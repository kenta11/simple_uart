==> flow/design.v <==
module receiver_axis #(
  parameter [31:0] CLOCK_FREQUENCY = 32'd100_000_000,
  parameter [31:0] BAUD_RATE       = 32'd115200,
  parameter [31:0] WORD_WIDTH      = 32'd8
) (
  input                   clk,
  input                   rst,
  input                   din,
  output [WORD_WIDTH-1:0] dout_axis_tdata,
  input                   dout_axis_tready,
  output                  dout_axis_tvalid
);
  localparam [31:0] CLOCKS_PER_BIT = CLOCK_FREQUENCY / BAUD_RATE;
  typedef enum logic [1:0] {
    STATE_WAIT         = 2'h0,
    STATE_RECEIVE_BITS = 2'h1,
    STATE_WRITE_WORD   = 2'h2
  } state_t;
  state_t                state;
  logic [WORD_WIDTH+1:0] data;
  logic [31:0]           clock_counts;
  logic                  half_clock_counts;
  logic                  full_clock_counts;
  assign dout_axis_tdata = data[WORD_WIDTH:1];
  assign dout_axis_tvalid = (state == STATE_WRITE_WORD);
  always_ff@(posedge clk)
  if (rst)
    state <= STATE_WAIT;
  else
    case (state)
      STATE_WAIT:         state <= (~din) ? STATE_RECEIVE_BITS : state;
      STATE_RECEIVE_BITS:
        if (full_clock_counts) begin
          if (~data[0])
            state <= data[WORD_WIDTH+1] ? STATE_WRITE_WORD : STATE_WAIT;
          else
            state <= (data == {{WORD_WIDTH+2}{1'b1}}) ? STATE_WAIT : state;
        end
        else
          state <= state;
      STATE_WRITE_WORD:
        if (dout_axis_tready)
          state <= STATE_WAIT;
        else
          state <= state;
      default:            state <= state;
    endcase
  always_ff@(posedge clk)
  if (rst)
    data <= {{WORD_WIDTH+2}{1'b1}};
  else
    case (state)
      STATE_RECEIVE_BITS: data <= half_clock_counts ? {din, data[WORD_WIDTH+1:1]} : data;
      STATE_WRITE_WORD:   data <= data;
      default:            data <= {{WORD_WIDTH+2}{1'b1}};
    endcase
  always_ff@(posedge clk)
  if (rst)
    clock_counts <= 32'h0;
  else
    case (state)
      STATE_RECEIVE_BITS: clock_counts <= full_clock_counts ? 32'h0 : clock_counts + 32'h1;
      default:            clock_counts <= 32'h0;
    endcase
  assign half_clock_counts = (clock_counts == (CLOCKS_PER_BIT / 2));
  assign full_clock_counts = (clock_counts == (CLOCKS_PER_BIT - 1));
endmodule
; Step by step through the tools: receiver_axis
; The steps from the RTL of receiver_axis to its reports follow in flow order.
; Line numbers count from 1 in the design file above.
; Operators: Yosys type, input widths -> output width; for muxes data width and select width s.
; A cell with -- has no value.
[inputs]
design = receiver_axis
clk_port = clk
cell_library = sky130hd
corner = tt_025C_1v80

; Elaborated design
; Counts by Yosys on the flattened word-level netlist (proc, flatten, opt, wreduce; memories kept). Register bits leave out memories and registers merged into their read ports (data or address). Print and check cells are left out. Cells with the same type and inputs are merged into one.
[word_totals]
rom_bits = 0
regBits = 44
latch_bits = 0
word_cells = 30
out_inout_bits = 9
clocked_rd_ports_x_width = 0
n_memories = 0
mem_bits_rw = 0
[classes]
n_mul = 0
addsub = 1
n_reduce_logical = 5
logic = 2
shift = 0
muxes = 9
eq_ne = 10
compare = 0
div_mod_pow = 0
[ops]
columns = operator, n
row1 = $add 32x1->32 const B, 1
row2 = $eq 32x10->1 const B, 1
row3 = $eq 32x9->1 const B, 1
row4 = $pmux 10 s2, 1
row5 = $mux 2, 6
row6 = $eq 10x10->1 const B, 1
row7 = $mux 10, 1
row8 = $ne 2x2->1 const B, 4
row9 = $pmux 2 s3, 1
row10 = $reduce_and 5->1, 1
row11 = $ne 3x3->1 const B, 1
row12 = $reduce_bool 3->1, 1
row13 = $reduce_or 3->1, 1
row14 = $not 1->1, 2
row15 = $eq 2x1->1 const B, 1
row16 = $eq 2x2->1 const B, 1
row17 = $logic_not 2->1, 1
row18 = $reduce_and 2->1, 1

; Depth
; Yosys ltp: most cells in a row. Word level: on the elaborated netlist, between registers, memories and ports. Mapped: between sequential cells and ports; inverters and the memories' decode and read muxes count.
[logic_depth]
ltp_word = 5
ABC_AREA = 1
mapped_depth = 11
depth_no_buf = 11

; Synthesis result
; Source: synth_stat.txt of the flow (Yosys; design flattened, memories mapped). It holds for the ABC_AREA given above (unset counts as 0); a run with the other value may have another netlist.
; The area totals of this step are shown rounded.
[by_type]
columns = type, n, type_area_um2
row1 = sky130_fd_sc_hd__dfxtp_1, 45, 900.864
row2 = sky130_fd_sc_hd__nand2_1, 144, 540.518
row3 = sky130_fd_sc_hd__inv_1, 66, 247.738
row4 = sky130_fd_sc_hd__nand3_1, 37, 185.178
row5 = sky130_fd_sc_hd__nor2_1, 43, 161.405
row6 = sky130_fd_sc_hd__xor2_1, 10, 87.584
row7 = sky130_fd_sc_hd__buf_4, 9, 67.565
row8 = sky130_fd_sc_hd__nor2_4, 6, 67.565
row9 = sky130_fd_sc_hd__nand2_2, 8, 50.048
row10 = sky130_fd_sc_hd__nor2_2, 8, 50.048
row11 = sky130_fd_sc_hd__nor3_1, 10, 50.048
row12 = sky130_fd_sc_hd__buf_6, 3, 33.782
row13 = sky130_fd_sc_hd__inv_2, 9, 33.782
row14 = sky130_fd_sc_hd__nand2_4, 3, 33.782
row15 = sky130_fd_sc_hd__nor3_4, 2, 32.531
row16 = sky130_fd_sc_hd__a21oi_1, 6, 30.029
row17 = sky130_fd_sc_hd__ha_1, 2, 25.024
row18 = sky130_fd_sc_hd__nand4_1, 4, 25.024
; Other cell types: 9; their cells: 15.
[synth_totals]
cell_count = 430
yosys_area_mm2 = 0.0027
ff_cells = 45
seqArea_mm2 = 0.0009

; Path before layout
; Path of least setup slack by OpenSTA after synthesis, without wires, with an ideal clock, recovery checks aside; 20% of the period is set as input and as output delay. Where synthesis merged equal registers, the netlist keeps one of their names.
[synth_timing]
path_kind = register -> register
from = register clock_counts[0]
to = register clock_counts[20]
launch_ns = 0.000
n_path_buf = 0
path_delay_ns = 1.383
tclk_ns = 3.22
path_slack_ns = 1.838
arrival_time_ns = 1.274
path_stages = 10
period_less_setup_slack_ns = 1.382
; "path_delay_ns" = arrival - input delay + setup time.
; "path_stages": output pins that drive a net of the path, with the launching flip-flop's if there is one; two outputs of one cell count as two.
; "period_less_setup_slack_ns" = period - worst setup slack (recovery checks aside). The figure is calculated, with input and output delays left at 20% of the set period.
; Between the ends stands the longest chain of elaborated cells between them, by number of cells; it is not shown to be the way that was timed. Of several equally long chains one is given.
; Each line given opens the expression or statement behind the cell; cells for indexed reads and writes are added by Yosys, which also makes memories of some case tables.
; A register here has more assigning lines than the two given.
[synth_between]
cell_sequence = sky130_fd_sc_hd__dfxtp_1 -> sky130_fd_sc_hd__ha_1 -> sky130_fd_sc_hd__nand2_2 -> sky130_fd_sc_hd__nor2_2 -> sky130_fd_sc_hd__nand2_4 -> sky130_fd_sc_hd__nor2_4 -> sky130_fd_sc_hd__nand3_1 -> sky130_fd_sc_hd__xor2_1 -> sky130_fd_sc_hd__nand2_1 -> sky130_fd_sc_hd__inv_1
elab_chain_len = 2
cells_between = 3
cone_classes = 1 x add/sub; 1 x eq/ne; 1 x reduce/logical
[synth_lines]
columns = element, line
row1 = start: declaration, 21  ; logic [31:0]           clock_counts;
row2 = start: assignment, 59  ; clock_counts <= 32'h0;
row3 = start: assignment, 62  ; STATE_RECEIVE_BITS: clock_counts <= full_clock_counts ? 32'h0 : clock_counts + 32'h1;
row4 = $eq 32x10->1, 66  ; assign full_clock_counts = (clock_counts == (CLOCKS_PER_BIT - 1));
row5 = $reduce_or 3->1, --
row6 = end: assignment, 62
row7 = end: assignment, 63  ; default:            clock_counts <= 32'h0;
row8 = end: declaration, 21

; Worst path after layout
; From the final timing report of record 1: the path of least setup slack in the routed layout; clock arrival at registers is part of the times.
[layout_timing]
path_kind = register -> output
from = register data[8]
to = output dout_axis_tdata[7]
n_path_buf = 2
output_delay_ns = 0.41
tclk_ns = 2.04
arrival_time_ns = 1.34
launch_ns = 0.29
path_stages = 3
path_slack_ns = 0.30
; A register here has more assigning lines than the two given.
[layout_between]
cell_sequence = sky130_fd_sc_hd__dfxtp_1 -> sky130_fd_sc_hd__buf_4 -> sky130_fd_sc_hd__clkdlybuf4s50_1
elab_chain_len = 0
cells_between = 0
[layout_lines]
columns = element, line
row1 = start: declaration, 20  ; logic [WORD_WIDTH+1:0] data;
row2 = start: assignment, 50  ; data <= {{WORD_WIDTH+2}{1'b1}};
row3 = start: assignment, 53  ; STATE_RECEIVE_BITS: data <= half_clock_counts ? {din, data[WORD_WIDTH+1:1]} : data;
row4 = end: declaration, 9  ; output [WORD_WIDTH-1:0] dout_axis_tdata,

--- measured runs ---
Measured data: module receiver_axis, platform sky130hd, 2 stored runs of the flow under differing settings, order arbitrary. Input and output delays are each 20% of the period that was set; the output load is 0.01 pF.
"period_less_ws_ns" = clock period - worst setup slack. The figure is calculated, with input and output delays left at 20% of the set period.
The measured numbers are rounded.

# record 1
==> flow/run.sh <==
#!/bin/bash
# the make line also repeats the synthesis and layout settings of config.mk as NAME=value (left out here)
make -C /OpenROAD-flow-scripts/flow DESIGN_CONFIG=/design/flow/config.mk WORK_HOME=/design/flow/orfs CLKGATE_MAP_FILE= finish
==> flow/config.mk <==
export PLATFORM = sky130hd
export DESIGN_NAME = receiver_axis
export DESIGN_NICKNAME = receiver_axis
export VERILOG_FILES = /design/flow/design.v
export SDC_FILE = /design/flow/constraint.sdc
export NUM_CORES = 4
export LEC_CHECK = 0
export ABC_AREA = 1
export CAP_MARGIN = 20
export CORE_MARGIN = 10
export CORE_UTILIZATION = 23
export GPL_ROUTABILITY_DRIVEN = 0
export GPL_TIMING_DRIVEN = 0
export SLEW_MARGIN = 20
export TNS_END_PERCENT = 80
==> flow/constraint.sdc <==
create_clock -name core_clock -period 2.04 [get_ports {clk}]
set_input_delay 0.4080 -clock core_clock [delete_from_list [all_inputs] [get_ports {clk}]]
set_output_delay 0.4080 -clock core_clock [all_outputs]
set_load 0.01 [all_outputs]

==> record 1: results <==
period_less_ws_ns=1.744
fin_ws_ns=0.30
design_die_area_mm2=0.017
yosys_chip_area_mm2=0.0027
post_route_stdcell_area_mm2=0.0032
setup_tns_ns=0.000
final_util_frac=0.28

# record 2
==> flow/run.sh <==
#!/bin/bash
# the make line also repeats the synthesis and layout settings of config.mk as NAME=value (left out here)
make -C /OpenROAD-flow-scripts/flow DESIGN_CONFIG=/design/flow/config.mk WORK_HOME=/design/flow/orfs CLKGATE_MAP_FILE= finish
==> flow/config.mk <==
export PLATFORM = sky130hd
export DESIGN_NAME = receiver_axis
export DESIGN_NICKNAME = receiver_axis
export VERILOG_FILES = /design/flow/design.v
export SDC_FILE = /design/flow/constraint.sdc
export NUM_CORES = 4
export LEC_CHECK = 0
export CAP_MARGIN = 40
export CORE_MARGIN = 2
export CORE_UTILIZATION = 65
export GPL_TIMING_DRIVEN = 1
export MAX_ROUTING_LAYER = met4
export PLACE_DENSITY = 0.51
export SLEW_MARGIN = 5
export TNS_END_PERCENT = 10
==> flow/constraint.sdc <==
create_clock -name core_clock -period 4.44 [get_ports {clk}]
set_input_delay 0.8880 -clock core_clock [delete_from_list [all_inputs] [get_ports {clk}]]
set_output_delay 0.8880 -clock core_clock [all_outputs]
set_load 0.01 [all_outputs]

==> record 2: results <==
period_less_ws_ns=2.723
fin_ws_ns=1.7
design_die_area_mm2=0.0042
yosys_chip_area_mm2=0.0024
post_route_stdcell_area_mm2=0.0026
setup_tns_ns=0.000
final_util_frac=0.71
--- end ---
